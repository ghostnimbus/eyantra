==> flow/design.v <==
module SLM(
    input  wire         clk_3125,
    input  wire         rst,           
    input  wire [1:0]   color,         
    input  wire [1:0]   unit_type,   
    input  wire         tx_done,       
    output reg          tx_start,      
	 output reg SLM_active,
    output reg [7:0]    tx_msg         
);
    reg [3:0] state;
    localparam S_IDLE = 0,
               S_LOAD = 1,
               S_TX   = 2,
               S_WAIT = 3;
    reg [3:0] index;
    reg [7:0] message [0:15];
    reg [1:0] psu_count, fsu_count, wsu_count;   
    integer i;
    always @(posedge clk_3125 or posedge rst) begin
        if (rst) begin
            tx_start   <= 0;
            tx_msg     <= 8'h53;   
            state      <= S_IDLE;
            index      <= 0;
            psu_count  <= 1;
            fsu_count  <= 1;
            wsu_count  <= 1;
				SLM_active <= 0;
            for (i = 0; i < 16; i = i + 1)
                message[i] <= 8'h20;
            message[0] <= 8'h53;   
            message[1] <= 8'h4C;   
            message[2] <= 8'h4D;   
            message[3] <= 8'h2D;   
        end else begin
            case (state)
                S_IDLE: begin
							SLM_active <= 0;
                    message[0] <= 8'h53;   
                    message[1] <= 8'h4C;   
                    message[2] <= 8'h4D;   
                    message[3] <= 8'h2D;   
                    if (color != 0 && index < 14) begin
                        case (unit_type)
                            2'd1: begin  
                                case (psu_count)
                                    2'd1: begin
                                        message[4] <= 8'h50;   
                                        message[5] <= 8'h53;   
                                        message[6] <= 8'h55;   
                                        message[7] <= 8'h31;   
                                    end
                                    2'd2: begin
                                        message[4] <= 8'h50;   
                                        message[5] <= 8'h53;   
                                        message[6] <= 8'h55;   
                                        message[7] <= 8'h32;   
                                    end
                                    2'd3: begin
                                        message[4] <= 8'h50;   
                                        message[5] <= 8'h53;   
                                        message[6] <= 8'h55;   
                                        message[7] <= 8'h33;   
                                    end
                                endcase
                            end
                            2'd2: begin  
                                case (fsu_count)
                                    2'd1: begin
                                        message[4] <= 8'h46;   
                                        message[5] <= 8'h53;   
                                        message[6] <= 8'h55;   
                                        message[7] <= 8'h31;   
                                    end
                                    2'd2: begin
                                        message[4] <= 8'h46;
                                        message[5] <= 8'h53;
                                        message[6] <= 8'h55;
                                        message[7] <= 8'h32;   
                                    end
                                    2'd3: begin
                                        message[4] <= 8'h46;
                                        message[5] <= 8'h53;
                                        message[6] <= 8'h55;
                                        message[7] <= 8'h33;   
                                    end
                                endcase
                            end
                            2'd3: begin  
                                case (wsu_count)
                                    2'd1: begin
                                        message[4] <= 8'h57;   
                                        message[5] <= 8'h53;   
                                        message[6] <= 8'h55;   
                                        message[7] <= 8'h31;   
                                    end
                                    2'd2: begin
                                        message[4] <= 8'h57;
                                        message[5] <= 8'h53;
                                        message[6] <= 8'h55;
                                        message[7] <= 8'h32;   
                                    end
                                    2'd3: begin
                                        message[4] <= 8'h57;
                                        message[5] <= 8'h53;
                                        message[6] <= 8'h55;
                                        message[7] <= 8'h33;   
                                    end
                                endcase
                            end
                            default: begin
                                message[4] <= 8'h20; message[5] <= 8'h20;
                                message[6] <= 8'h20; message[7] <= 8'h20;
                            end
                        endcase
                        message[8]  <= 8'h2D;   
                        case (color)
                            2'd1: begin
                                message[9]  <= 8'h49;   
                                message[10] <= 8'h4D;   
                            end
                            2'd2: begin
                                message[9]  <= 8'h41;   
                                message[10] <= 8'h53;   
                            end
                            2'd3: begin
                                message[9]  <= 8'h49;   
                                message[10] <= 8'h53;   
                            end
                            default: begin
                                message[9]  <= 8'h20;
                                message[10] <= 8'h20;
                            end
                        endcase
                        message[11] <= 8'h2D;   
                        message[12] <= 8'h23;   
                        message[13] <= 8'h20;   
                        case (unit_type)
                            2'd1: begin
                                if (psu_count == 2'd3)
                                    psu_count <= 2'd1;
                                else
                                    psu_count <= psu_count + 1;
                            end
                            2'd2: begin
                                if (fsu_count == 2'd3)
                                    fsu_count <= 2'd1;
                                else
                                    fsu_count <= fsu_count + 1;
                            end
                            2'd3: begin
                                if (wsu_count == 2'd3)
                                    wsu_count <= 2'd1;
                                else
                                    wsu_count <= wsu_count + 1;
                            end
                        endcase
                        state <= S_TX;
                    end
                end
                S_TX: begin
                    if (color == 0) begin
                        index <= 0;
                        state <= S_IDLE;
                    end else if (index < 14) begin
                        tx_msg   <= message[index];
                        tx_start <= 1;
                        state    <= S_WAIT;
                    end
						  SLM_active <= 1;
                end
                S_WAIT: begin
                    tx_start <= 0;
                    if (tx_done) begin
                        index <= index + 1;
                        state <= S_TX;
                    end
                end
                default: state <= S_IDLE;
            endcase
        end
    end
endmodule
# == From RTL to reports: SLM ==
# The steps from the RTL of SLM to its reports follow in flow order.
# Lines are those of the file above, counted from 1.
# Operators carry their Yosys type and port widths (W data, S select, Z words).
# Library cell names are shortened.
# The mark - stands for no value.
# inputs
top,SLM
clock_port,clk_3125
cell_library,sky130hd
corner,tt_025C_1v80

# == After elaboration ==
# Counts by Yosys on the flattened word-level netlist (proc, flatten, opt, wreduce). Print and check cells are left out.
# classes
add_sub_neg,4
cmp,1
equal,44
muxes,34
bitwise,1
n_reduce_logical,24
# op_table
cell,count
$pmux W8 S3,7
$pmux W8 S13,1
$mux W8,9
$eq A4 B4 Y1 const B,8
$pmux W7 S2,2
$mux W4,6
$reduce_and A3 Y1,7
$eq A2 B2 Y1 const B,10
$ne A2 B2 Y1 const B,8
$eq A4 B2 Y1 const B,4
$eq A4 B3 Y1 const B,4
$reduce_or A3 Y1,4
$ne A4 B4 Y1 const B,3
$pmux W4 S3,1
$eq A2 B1 Y1 const B,5
$reduce_and A5 Y1,2
$logic_not A4 Y1,2
$pmux W4 S2,1
$add A2 B1 Y2 const B,3
$reduce_bool A2 Y1,3
$reduce_or A2 Y1,3
$mux W2,3
$add A4 B1 Y4 const B,1
$eq A4 B1 Y1 const B,1
$lt A4 B4 Y1 const B,1
$pmux W1 S2,2
$ne A3 B3 Y1 const B,1
$logic_not A2 Y1,1
# Not listed: further kinds 4, cells in them 5.
# bits
ff_bits,74
in_bits,7
output_inout_bits,10

# == Longest topological paths ==
# Longest topological path by Yosys (ltp), each cell counted once; first at word level (registers and memories cut), then after technology mapping (sequential cells cut; the memories' decode and read muxes count).
# logic_depth
depth_word,4
ABC_AREA,1
depth_mapped,11
mapped_depth_nobuf,11

# == Netlist ==
# The flow's flattened synthesis, as Yosys stat reports it; memories are mapped. The netlist is that of the ABC_AREA named above (0 if unset); the other value can give another one.
# Totals and module areas in this step are rounded.
# mapped
cells,272
yosys_area_um2,2180
seqArea_um2,913
ff_cells,36
buf_cells,2
# types
cell,count
dfrtp_1,26
nand2_1,76
dfstp_2,10
ha_1,17
nand3_1,26
inv_1,28
nor2_1,24
o21ai_0,17
nor2_8,2
a21oi_1,7
nand4_1,5
or2_2,5
o21ai_1,6
nand2_2,4
nand2_4,2
nor2_4,2
nand2_8,1
nor3b_4,1
# Other cell types: 9; their cells: 13.

# == Path before layout ==
# Path of least setup slack by OpenSTA after synthesis, without wires, with an ideal clock, recovery checks aside; 20% of the period is set as input and as output delay. Where synthesis merged equal registers, the netlist keeps one of their names.
# synth_path
kind,reg2reg
startpoint,register fsu_count[0]
endpoint,register message[7][0]
clock_period_ns,2.99
t_arrival_ns,1.463
t_required_ns,2.874
path_slack_ns,1.410
path_delay_ns,1.579
stages,8
path_buffers,0
period_less_setup_slack_ns,1.58
# "path_delay_ns" = arrival - input delay + setup time.
# "stages": output pins that drive a net of the path, with the launching flip-flop's if there is one; two outputs of one cell count as two.
# "period_less_setup_slack_ns" = period - worst setup slack (recovery checks aside). The figure is calculated, with input and output delays left at 20% of the set period.
# The rows between start and end are the longest chain of elaborated cells between them; the timing report does not say that the signal goes this way. Where chains are equally long, one stands for them.
# Each line given opens the expression or statement behind the cell; cells for indexed reads and writes are added by Yosys, which also makes memories of some case tables.
# A register here has more assigning lines than the two given.
# synth_via
path_cell_list,dfstp_2 inv_1 ha_1 or2_2 nor3b_4 nor2_4 nand3_1 nand2_1
elab_chain_len,3
# synth_lines
element,line,rtl
start: declaration,18,"reg [1:0] psu_count, fsu_count, wsu_count;"
start: assignment,27,fsu_count  <= 1;
start: assignment,150,fsu_count <= fsu_count + 1;
$eq A2 B2 Y1,69,case (fsu_count)
$pmux W8 S3,69,
$pmux W8 S3,45,case (unit_type)
end: assignment,52,message[7] <= 8'h31;
end: assignment,58,message[7] <= 8'h32;
end: declaration,17,reg [7:0] message [0:15];

# == Timing after layout ==
# Path of least setup slack in the final report of flow run A (OpenROAD, finished layout, wires in). Where an end is a register, its clock arrival counts in the times.
# layout_path
kind,in2reg
startpoint,input port unit_type[1]
endpoint,register message[7][1]
clock_period_ns,1.36
input_delay_ns,0.27
t_arrival_ns,1.72
t_required_ns,1.58
path_slack_ns,-0.15
stages,8
path_buffers,1
# The rows between start and end are the longest chain of elaborated cells between them; the timing report does not say that the signal goes this way. Where chains are equally long, one stands for them.
# A register here has more assigning lines than the two given.
# layout_via
path_cell_list,clkdlybuf4s50_1 inv_2 nor2_2 nor3b_4 nor2_4 nand2_2 nand2_1 nand2_1
elab_chain_len,3
# layout_lines
element,line,rtl
start: declaration,5,"input  wire [1:0]   unit_type,"
$eq A2 B1 Y1,45,case (unit_type)
$ne A4 B4 Y1,-,
$reduce_and A5 Y1,-,
end: assignment,52,message[7] <= 8'h31;
end: assignment,58,message[7] <= 8'h32;
end: declaration,17,reg [7:0] message [0:15];

# Design SLM on sky130hd. What follows are 2 stored runs of the flow, each under its own settings; their order means nothing. The constraints put input and output delay at 20% of the set period each and load the outputs with 0.01 pF.
# "clock_period_reached_ns" means the clock period less the worst setup slack. The figure is calculated, with input and output delays left at 20% of the set period.
# "worst_path_ns" is the time allowed to the run's worst setup path (the clock period less input and output delay, where it has them) less its slack. Clock arrival times count: a late capture clock shortens it, a late launch clock lengthens it.
# By "totalPower_uw" is meant OpenSTA's value without simulated activity: inputs other than the clock are taken to toggle once in ten clock periods, and the tool carries that through the logic.
# The results are shown rounded.
# A setting shown as - is not set for that run.
stored run,period_ns,CORE_UTILIZATION,SETUP_SLACK_MARGIN,PLACE_DENSITY_LB_ADDON,CORE_ASPECT_RATIO,CORE_MARGIN,ABC_AREA,CTS_CLUSTER_SIZE,CAP_MARGIN,SLEW_MARGIN,CELL_PAD_IN_SITES_GLOBAL_PLACEMENT,CELL_PAD_IN_SITES_DETAIL_PLACEMENT,GPL_ROUTABILITY_DRIVEN,MAX_ROUTING_LAYER,yosys_chip_area_um2,die_um2,final_cell_area_um2,post_route_util_pct,setup_ws_ns,setupTns_ns,totalPower_uw,clock_period_reached_ns,worst_path_ns,path_kind
flow run A,1.36,53,-0.13,0.03,0.92,8,1,33,10,20,-,-,-,-,2180,6420,3120,78.6,-0.146,-1.95,4140,1.506,1.23,in2reg
flow run B,2.68,45,-,0.29,-,2,-,78,35,10,0,2,0,met4,2090,5210,2370,53.6,0.489,0.000,2450,2.191,1.66,in2reg
